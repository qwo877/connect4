==> flow/design.v <==
module connect4 (
    input clk,  
    input rst_n, 
    output reg  op_ready, 
    input       op_valid, 
    input       op_player_id, 
    input [2:0] op_col_id, 
    input       re_ready, 
    output reg  re_valid, 
    output reg  re_err, 
    output reg  re_is_finished, 
    output reg  re_winner, 
    output reg  re_tie 
);
localparam S_WAIT_OP  = 0,
           S_DROP     = 1,
           S_GO_JUDGE = 2,
           S_JUDGE    = 3,
           S_RE       = 4;
reg  op_ready_nxt; 
reg  re_valid_nxt;
reg  re_err_nxt;
reg  re_is_finished_nxt;
reg  re_winner_nxt;
reg  re_tie_nxt;
reg [3:0] S, S_nxt;
reg [41:0] occupied;
reg [41:0] whos;
reg [41:0] occupied_nxt;
reg [41:0] whos_nxt;
reg player_id, player_id_nxt;
reg [2:0] col_id, col_id_nxt;
reg [2:0] row_id, row_id_nxt;
wire wj_op_ready;
reg wj_op_valid, wj_op_valid_nxt;
reg wj_re_ready, wj_re_ready_nxt;
wire wj_re_valid;
wire wj_re_is_finished;
win_judge wj (
    .clk(clk),
    .rst_n(rst_n),
    .occupied(occupied),
    .whos(whos),
    .op_ready(wj_op_ready),
    .op_valid(wj_op_valid),
    .re_ready(wj_re_ready),
    .re_valid(wj_re_valid),
    .re_is_finished(wj_re_is_finished)
);
reg op_fire, re_fire, wj_op_fire, wj_re_fire;
reg [6:0] col_full;
integer i;
always @(*) begin
    op_fire = op_ready & op_valid;
    re_fire = re_ready & re_valid;
    wj_op_fire = wj_op_ready & wj_op_valid;
    wj_re_fire = wj_re_ready & wj_re_valid;
    col_full = occupied[6:0];
    op_ready_nxt = op_ready;
    re_valid_nxt = re_valid;
    re_err_nxt = re_err;
    re_is_finished_nxt = re_is_finished;
    re_winner_nxt = re_winner;
    re_tie_nxt = re_tie;
    S_nxt = S;
    occupied_nxt = occupied;
    whos_nxt = whos;
    player_id_nxt = player_id;
    col_id_nxt = col_id;
    row_id_nxt = row_id;
    wj_op_valid_nxt = wj_op_valid;
    wj_re_ready_nxt = wj_re_ready;
    case (S)
        S_WAIT_OP: begin
            if (op_fire) begin
                op_ready_nxt = 0;
                player_id_nxt = op_player_id;
                col_id_nxt = op_col_id;
                if (col_full[op_col_id]) begin
                    re_valid_nxt = 1;
                    re_err_nxt = 1;
                    re_is_finished_nxt = 0;
                    re_winner_nxt = 0;
                    re_tie_nxt = 0;
                    S_nxt = S_RE;
                end
                else begin
                    {occupied_nxt[op_col_id], whos_nxt[op_col_id]} = {1'b1, op_player_id};
                    row_id_nxt = 0;
                    S_nxt = S_DROP;
                end
            end
        end
        S_DROP: begin
            if (row_id == 5 || occupied[(row_id+1) * 7 + col_id]) begin
                wj_op_valid_nxt = 1;
                S_nxt = S_GO_JUDGE;
            end
            else begin
                {occupied_nxt[ row_id    * 7 + col_id], whos_nxt[ row_id    * 7 + col_id]} = {1'b0, 1'b0};
                {occupied_nxt[(row_id+1) * 7 + col_id], whos_nxt[(row_id+1) * 7 + col_id]} = {1'b1, player_id};
                row_id_nxt = row_id + 1;
                S_nxt = S_DROP;
            end
        end
        S_GO_JUDGE: begin
            if (wj_op_fire) begin
                wj_re_ready_nxt = 1;
                wj_op_valid_nxt = 0;
                S_nxt = S_JUDGE;
            end
        end
        S_JUDGE: begin
            if (wj_re_fire) begin
                wj_re_ready_nxt = 0;
                re_valid_nxt = 1;
                re_err_nxt = 0;
                re_is_finished_nxt = wj_re_is_finished | (&col_full);
                re_tie_nxt = (&col_full) & ~wj_re_is_finished;
                re_winner_nxt = wj_re_is_finished ? player_id : 0;
                S_nxt = S_RE;
            end
        end
        S_RE: begin
            if (re_fire) begin
                op_ready_nxt = 1;
                re_valid_nxt = 0;
                re_err_nxt = 0;
                re_is_finished_nxt = 0;
                re_winner_nxt = 0;
                re_tie_nxt = 0;
                if (re_is_finished) begin
                    occupied_nxt = 42'b0;
                    whos_nxt = 42'b0;
                    player_id_nxt = 0;
                    col_id_nxt = 0;
                    row_id_nxt = 0;
                end
                S_nxt = S_WAIT_OP;
            end
        end
        default: begin
        end
    endcase
end
always @(posedge clk, negedge rst_n) begin
    if (~rst_n) begin
        S <= S_WAIT_OP;
        op_ready <= 1;
        re_valid <= 0;
        re_err <= 0;
        re_is_finished <= 0;
        re_winner <= 0;
        re_tie <= 0;
        occupied <= 42'b0;
        whos <= 42'b0;
        player_id <= 0;
        col_id <= 0;
        row_id <= 0;
        wj_op_valid <= 0;
        wj_re_ready <= 0;
    end
    else begin
        S <= S_nxt;
        op_ready <= op_ready_nxt;
        re_valid <= re_valid_nxt;
        re_err <= re_err_nxt;
        re_is_finished <= re_is_finished_nxt;
        re_winner <= re_winner_nxt;
        re_tie <= re_tie_nxt;
        occupied <= occupied_nxt;
        whos <= whos_nxt;
        player_id <= player_id_nxt;
        col_id <= col_id_nxt;
        row_id <= row_id_nxt;
        wj_op_valid <= wj_op_valid_nxt;
        wj_re_ready <= wj_re_ready_nxt;
    end
end
endmodule
module win_judge (
    input clk,
    input rst_n,
    input [41:0] occupied,
    input [41:0] whos,
    output reg  op_ready,
    input       op_valid,
    input       re_ready,
    output reg  re_valid,
    output reg  re_is_finished
);
localparam S_IDLE = 0,
           S_DETECT_V = 1,
           S_DETECT_H = 2,
           S_DETECT_RISE = 3,
           S_DETECT_FALL = 4,
           S_RE = 5;
reg op_ready_nxt;
reg re_valid_nxt;
reg re_is_finished_nxt;
reg [3:0] S, S_nxt;
reg [2:0] rlim, rlim_nxt;
reg [2:0] llim, llim_nxt;
reg [2:0] tlim, tlim_nxt;
reg [2:0] blim, blim_nxt;
reg [2:0] c, c_nxt;
reg [2:0] r, r_nxt;
reg op_fire, re_fire;
reg occupied_all;
reg whos_all;
reg [2:0] c0, c1, c2, c3, r0, r1, r2, r3;
always @(*) begin
    op_fire = op_ready & op_valid;
    re_fire = re_ready & re_valid;
    occupied_all = 0;
    whos_all = 0;
    c0 = 0; c1 = 0; c2 = 0; c3 = 0;
    r0 = 0; r1 = 0; r2 = 0; r3 = 0;
    op_ready_nxt = op_ready;
    re_valid_nxt = re_valid;
    re_is_finished_nxt = re_is_finished;
    S_nxt = S;
    rlim_nxt = rlim;
    llim_nxt = llim;
    tlim_nxt = tlim;
    blim_nxt = blim;
    c_nxt = c;
    r_nxt = r;
    case (S)
        S_IDLE: begin
            if (op_fire) begin
                op_ready_nxt = 0;
                rlim_nxt = 0;
                llim_nxt = 6;
                tlim_nxt = 0;
                blim_nxt = 2;
                c_nxt = rlim_nxt;
                r_nxt = tlim_nxt;
                S_nxt = S_DETECT_V;
            end
        end
        S_DETECT_V: begin
            c0 = c; r0 = r    ;
            c1 = c; r1 = r + 1;
            c2 = c; r2 = r + 2;
            c3 = c; r3 = r + 3;
            occupied_all = ( & {occupied[r0 * 7 + c0], occupied[r1 * 7 + c1], occupied[r2 * 7 + c2], occupied[r3 * 7 + c3]});
            whos_all     = ( & {whos    [r0 * 7 + c0], whos    [r1 * 7 + c1], whos    [r2 * 7 + c2], whos    [r3 * 7 + c3]}) |
                           (~| {whos    [r0 * 7 + c0], whos    [r1 * 7 + c1], whos    [r2 * 7 + c2], whos    [r3 * 7 + c3]});
            c_nxt = (c == llim) ? rlim : c + 1;
            r_nxt = (c == llim) ? r + 1 : r;
            if (occupied_all && whos_all) begin
                re_valid_nxt = 1;
                re_is_finished_nxt = 1;
                S_nxt = S_RE;
            end
            else begin
                if (c == llim && r == blim) begin
                    rlim_nxt = 0;
                    llim_nxt = 3;
                    tlim_nxt = 0;
                    blim_nxt = 5;
                    c_nxt = rlim_nxt;
                    r_nxt = tlim_nxt;
                    S_nxt = S_DETECT_H;
                end
            end
        end
        S_DETECT_H: begin
            c0 = c    ; r0 = r;
            c1 = c + 1; r1 = r;
            c2 = c + 2; r2 = r;
            c3 = c + 3; r3 = r;
            occupied_all = ( & {occupied[r0 * 7 + c0], occupied[r1 * 7 + c1], occupied[r2 * 7 + c2], occupied[r3 * 7 + c3]});
            whos_all     = ( & {whos    [r0 * 7 + c0], whos    [r1 * 7 + c1], whos    [r2 * 7 + c2], whos    [r3 * 7 + c3]}) |
                           (~| {whos    [r0 * 7 + c0], whos    [r1 * 7 + c1], whos    [r2 * 7 + c2], whos    [r3 * 7 + c3]});
            c_nxt = (c == llim) ? rlim : c + 1;
            r_nxt = (c == llim) ? r + 1 : r;
            if (occupied_all && whos_all) begin
                re_valid_nxt = 1;
                re_is_finished_nxt = 1;
                S_nxt = S_RE;
            end
            else begin
                if (c == llim && r == blim) begin
                    rlim_nxt = 0;
                    llim_nxt = 3;
                    tlim_nxt = 3;
                    blim_nxt = 5;
                    c_nxt = rlim_nxt;
                    r_nxt = tlim_nxt;
                    S_nxt = S_DETECT_RISE;
                end
            end
        end
        S_DETECT_RISE: begin
            c0 = c    ; r0 = r    ;
            c1 = c + 1; r1 = r - 1; 
            c2 = c + 2; r2 = r - 2;
            c3 = c + 3; r3 = r - 3; 
            occupied_all = ( & {occupied[r0 * 7 + c0], occupied[r1 * 7 + c1], occupied[r2 * 7 + c2], occupied[r3 * 7 + c3]});
            whos_all     = ( & {whos    [r0 * 7 + c0], whos    [r1 * 7 + c1], whos    [r2 * 7 + c2], whos    [r3 * 7 + c3]}) |
                           (~| {whos    [r0 * 7 + c0], whos    [r1 * 7 + c1], whos    [r2 * 7 + c2], whos    [r3 * 7 + c3]});
            c_nxt = (c == llim) ? rlim : c + 1;
            r_nxt = (c == llim) ? r + 1 : r;
            if (occupied_all && whos_all) begin
                re_valid_nxt = 1;
                re_is_finished_nxt = 1;
                S_nxt = S_RE;
            end
            else begin
                if (c == llim && r == blim) begin
                    rlim_nxt = 0;
                    llim_nxt = 3;
                    tlim_nxt = 0;
                    blim_nxt = 2;
                    c_nxt = rlim_nxt;
                    r_nxt = tlim_nxt;
                    S_nxt = S_DETECT_FALL;
                end
            end
        end
        S_DETECT_FALL: begin
            c0 = c    ; r0 = r    ;
            c1 = c + 1; r1 = r + 1;
            c2 = c + 2; r2 = r + 2;
            c3 = c + 3; r3 = r + 3;
            occupied_all = ( & {occupied[r0 * 7 + c0], occupied[r1 * 7 + c1], occupied[r2 * 7 + c2], occupied[r3 * 7 + c3]});
            whos_all     = ( & {whos    [r0 * 7 + c0], whos    [r1 * 7 + c1], whos    [r2 * 7 + c2], whos    [r3 * 7 + c3]}) |
                           (~| {whos    [r0 * 7 + c0], whos    [r1 * 7 + c1], whos    [r2 * 7 + c2], whos    [r3 * 7 + c3]});
            c_nxt = (c == llim) ? rlim : c + 1;
            r_nxt = (c == llim) ? r + 1 : r;
            if (occupied_all && whos_all) begin
                re_valid_nxt = 1;
                re_is_finished_nxt = 1;
                S_nxt = S_RE;
            end
            else begin
                if (c == llim && r == blim) begin
                    re_valid_nxt = 1;
                    re_is_finished_nxt = 0;
                    S_nxt = S_RE;
                end
            end
        end
        S_RE: begin
            if (re_fire) begin
                re_valid_nxt = 0;
                re_is_finished_nxt = 0;
                op_ready_nxt = 1;
                S_nxt = S_IDLE;
            end
        end
        default: begin
        end
    endcase
end
always @(posedge clk, negedge rst_n) begin
    if (~rst_n) begin
        op_ready <= 1;
        re_valid <= 0;
        re_is_finished <= 0;
        S <= S_IDLE;
        rlim <= 0;
        llim <= 0;
        tlim <= 0;
        blim <= 0;
        c    <= 0;
        r    <= 0;
    end
    else begin
        op_ready <= op_ready_nxt;
        re_valid <= re_valid_nxt;
        re_is_finished <= re_is_finished_nxt;
        S <= S_nxt;
        rlim <= rlim_nxt;
        llim <= llim_nxt;
        tlim <= tlim_nxt;
        blim <= blim_nxt;
        c <= c_nxt;
        r <= r_nxt;
    end
end
endmodule
# == Tool chain data of connect4 ==
# What the tools print for connect4, step after step.
# Line numbers count from 1 in the design file above.
# Operators: Yosys type, input widths -> output width; for muxes data width and select width s.
# Cell names lack the library's common part.
# A cell with -- has no value.
# setup
top,connect4
clock,clk
cell_library,sky130hd
lib_corner,tt_025C_1v80

# == Word-level counts ==
# Counts by Yosys on the flattened word-level netlist (proc, flatten, opt, wreduce; memories kept). Register bits leave out memories and registers merged into their read ports (data or address). Print and check cells are left out. Cells with the same type and inputs are merged into one.
# op_classes
n_eq,34
reduce_and_logical,44
mux,95
n_logic,8
multipliers,8
shifts,15
n_div,0
n_addsub,24
compare,0
# op_table
op,n
$shiftx 42x32->1 const A,13
$add 32x3->32,13
$mul 3x3->6 const B,7
$mux 3,34
$mul 32x3->32 const B,1
$mux 4,14
$shiftx 42x8->1 const A,1
$pmux 3 s4,3
$pmux 3 s5,2
$mux 1,25
$ne 2x2->1 const B,12
$pmux 4 s6,1
$reduce_and 4->1,5
$pmux 4 s5,1
$reduce_and 6->1,3
$eq 4x2->1 const B,4
$reduce_or 4->1,4
$reduce_and 5->1,3
$reduce_bool 5->1,3
$pmux 1 s3,5
$ne 2x1->1 const B,6
$ne 3x1->1 const B,4
$add 3x2->3 const B,4
$reduce_and 3->1,4
$eq 4x3->1 const B,3
$pmux 1 s5,2
$pmux 1 s2,5
$pmux 3 s3,1
# Not listed: further kinds 23, cells in them 45.
# word_totals
ramBits,0
romBits,0
ff_bits,41
elab_cells,249
latchBits,0
output_inout_bits,6
clocked_rd_ports_x_width,0
n_memories,0
inputBits,8

# == Logic depth ==
# Depth = most cells in a row (Yosys ltp): at word level without a register or memory, in the mapped netlist without a sequential cell, where the memories' decode and read muxes count.
# depth
ltp_word,10
ABC_AREA,0
ltp_mapped,6
mapped_depth_nobuf,6

# == After synthesis ==
# Source: synth_stat.txt of the flow (Yosys; design flattened, memories mapped). It holds for the ABC_AREA given above (unset counts as 0); a run with the other value may have another netlist.
# The area totals of this step are shown rounded.
# synth_totals
ffs,36
buf_cells,7
sequential_area_um2,905.9
synth_area_um2,1944
stdcells,197
# by_type
cell_type,n,type_area_um2
dfrtp_1,32,800.768
dfstp_2,4,105.101
nand2_1,28,105.101
a22o_1,10,87.584
nand3_1,11,55.053
o21ai_0,11,55.053
ha_1,4,50.048
nor2_1,12,45.043
a21oi_1,7,35.034
xor2_1,4,35.034
mux2_2,3,33.782
a211oi_1,4,30.029
a32o_1,3,30.029
buf_2,4,20.019
mux2i_1,2,20.019
nor3_1,4,20.019
or3_1,3,18.768
o2bb2ai_1,2,17.517
# Not listed: further types 37, cells in them 49.
# By module: a second synthesis without flattening, with its own total; a netlist apart from the flattened one above.
# hier_totals
cells_unflattened,1102
hier_area_um2,11480
# Each row is one instance without its submodules.
# modules
module,mod_seq_area_um2,area_um2,n_inst,cells
win_judge,503.0,10690,1,1019
connect4,402.9,792.0,1,83

# == Worst setup path after synthesis ==
# Path of least setup slack by OpenSTA after synthesis, without wires, with an ideal clock, recovery checks aside; 20% of the period is set as input and as output delay. Where synthesis merged equal registers, the netlist keeps one of their names.
# synth_path
path_kind,reg-to-reg
start,register wj.c[0]
end,register (name not given)
delay_ns,1.660
slack_ns,0.600
setup_ns,0.128
required_ns,2.132
launch_ns,0.000
tclk_ns,2.26
path_buffers,1
driving_pins,6
arrival_time_ns,1.532
synth_period_reached_ns,1.66
# "delay_ns" = arrival - input delay + setup time.
# "driving_pins": output pins that drive a net of the path, with the launching flip-flop's if there is one; two outputs of one cell count as two.
# "synth_period_reached_ns" = period - worst setup slack (recovery checks aside). The figure is calculated, with input and output delays left at 20% of the set period.
# synth_between
cell_sequence,dfrtp_1 > xor2_1 > or3_1 > buf_2 > nor2_2 > mux2_1
# synth_rtl
item,line_no,rtl
from (decl),206,"reg [2:0] c, c_nxt;"
from (assign),368,c    <= 0;
from (assign),380,c <= c_nxt;
# Chain of elaborated cells between the ends: none given.

# == Worst path after layout ==
# Path of least setup slack in the final report of run 1 (OpenROAD, finished layout, wires in). Where an end is a register, its clock arrival counts in the times.
# layout_path
path_kind,reg-to-reg
start,register wj.c[0]
end,register (name not given)
launch_ns,0.28
path_buffers,0
driving_pins,5
setup_ns,0.11
slack_ns,0.34
required_ns,2.22
tclk_ns,2.06
arrival_time_ns,1.88
# layout_between
cell_sequence,dfrtp_1 > xor2_1 > or3_4 > nor2_4 > mux2_1
# layout_rtl
item,line_no,rtl
from (decl),206,"reg [2:0] c, c_nxt;"
from (assign),368,c    <= 0;
from (assign),380,c <= c_nxt;
# Chain of elaborated cells between the ends: none given.

# Module connect4, platform sky130hd: 2 stored runs of the flow (Yosys, OpenROAD) with differing settings, in no particular order. Input and output delays are each 20% of the period that was set; the output load is 0.01 pF.
# "period_less_ws_ns" is the run's clock period less its worst setup slack. It is reckoned from that one timing run; input and output delays stay at 20% of the period that was set.
# "worst_setup_path_time_ns" means the part of the period allowed to the worst setup path (the constraints hold back 20% at inputs and 20% at outputs) less its slack; where the path has registers, the arrival times of their clocks count too.
# "power_w" is the tool's figure for a default switching activity; nothing was simulated.
# The results are shown rounded.
# Settings: -- = not set for that run.
item,run 1,run 2
period_ns,2.06,2.54
SETUP_SLACK_MARGIN,0.29,--
CAP_MARGIN,20,20
CORE_MARGIN,2,6
CORE_UTILIZATION,40,32
SLEW_MARGIN,20,20
PLACE_DENSITY_LB_ADDON,--,0.08
CORE_ASPECT_RATIO,--,0.89
CELL_PAD_IN_SITES_GLOBAL_PLACEMENT,--,3
CTS_CLUSTER_SIZE,--,37
util_pct,46.9,37.4
setup_ws_ns,0.344,0.636
power_w,0.001619,0.001321
die_um2,5435,8094
setup_tns_ns,0.000,0.000
layout_stdcell_area_um2,2198,2165
period_less_ws_ns,1.716,1.904
synthesis_area_um2,1944,1944
worst_setup_path_time_ns,1.72,1.40
path_kind,reg-to-reg,reg-to-output
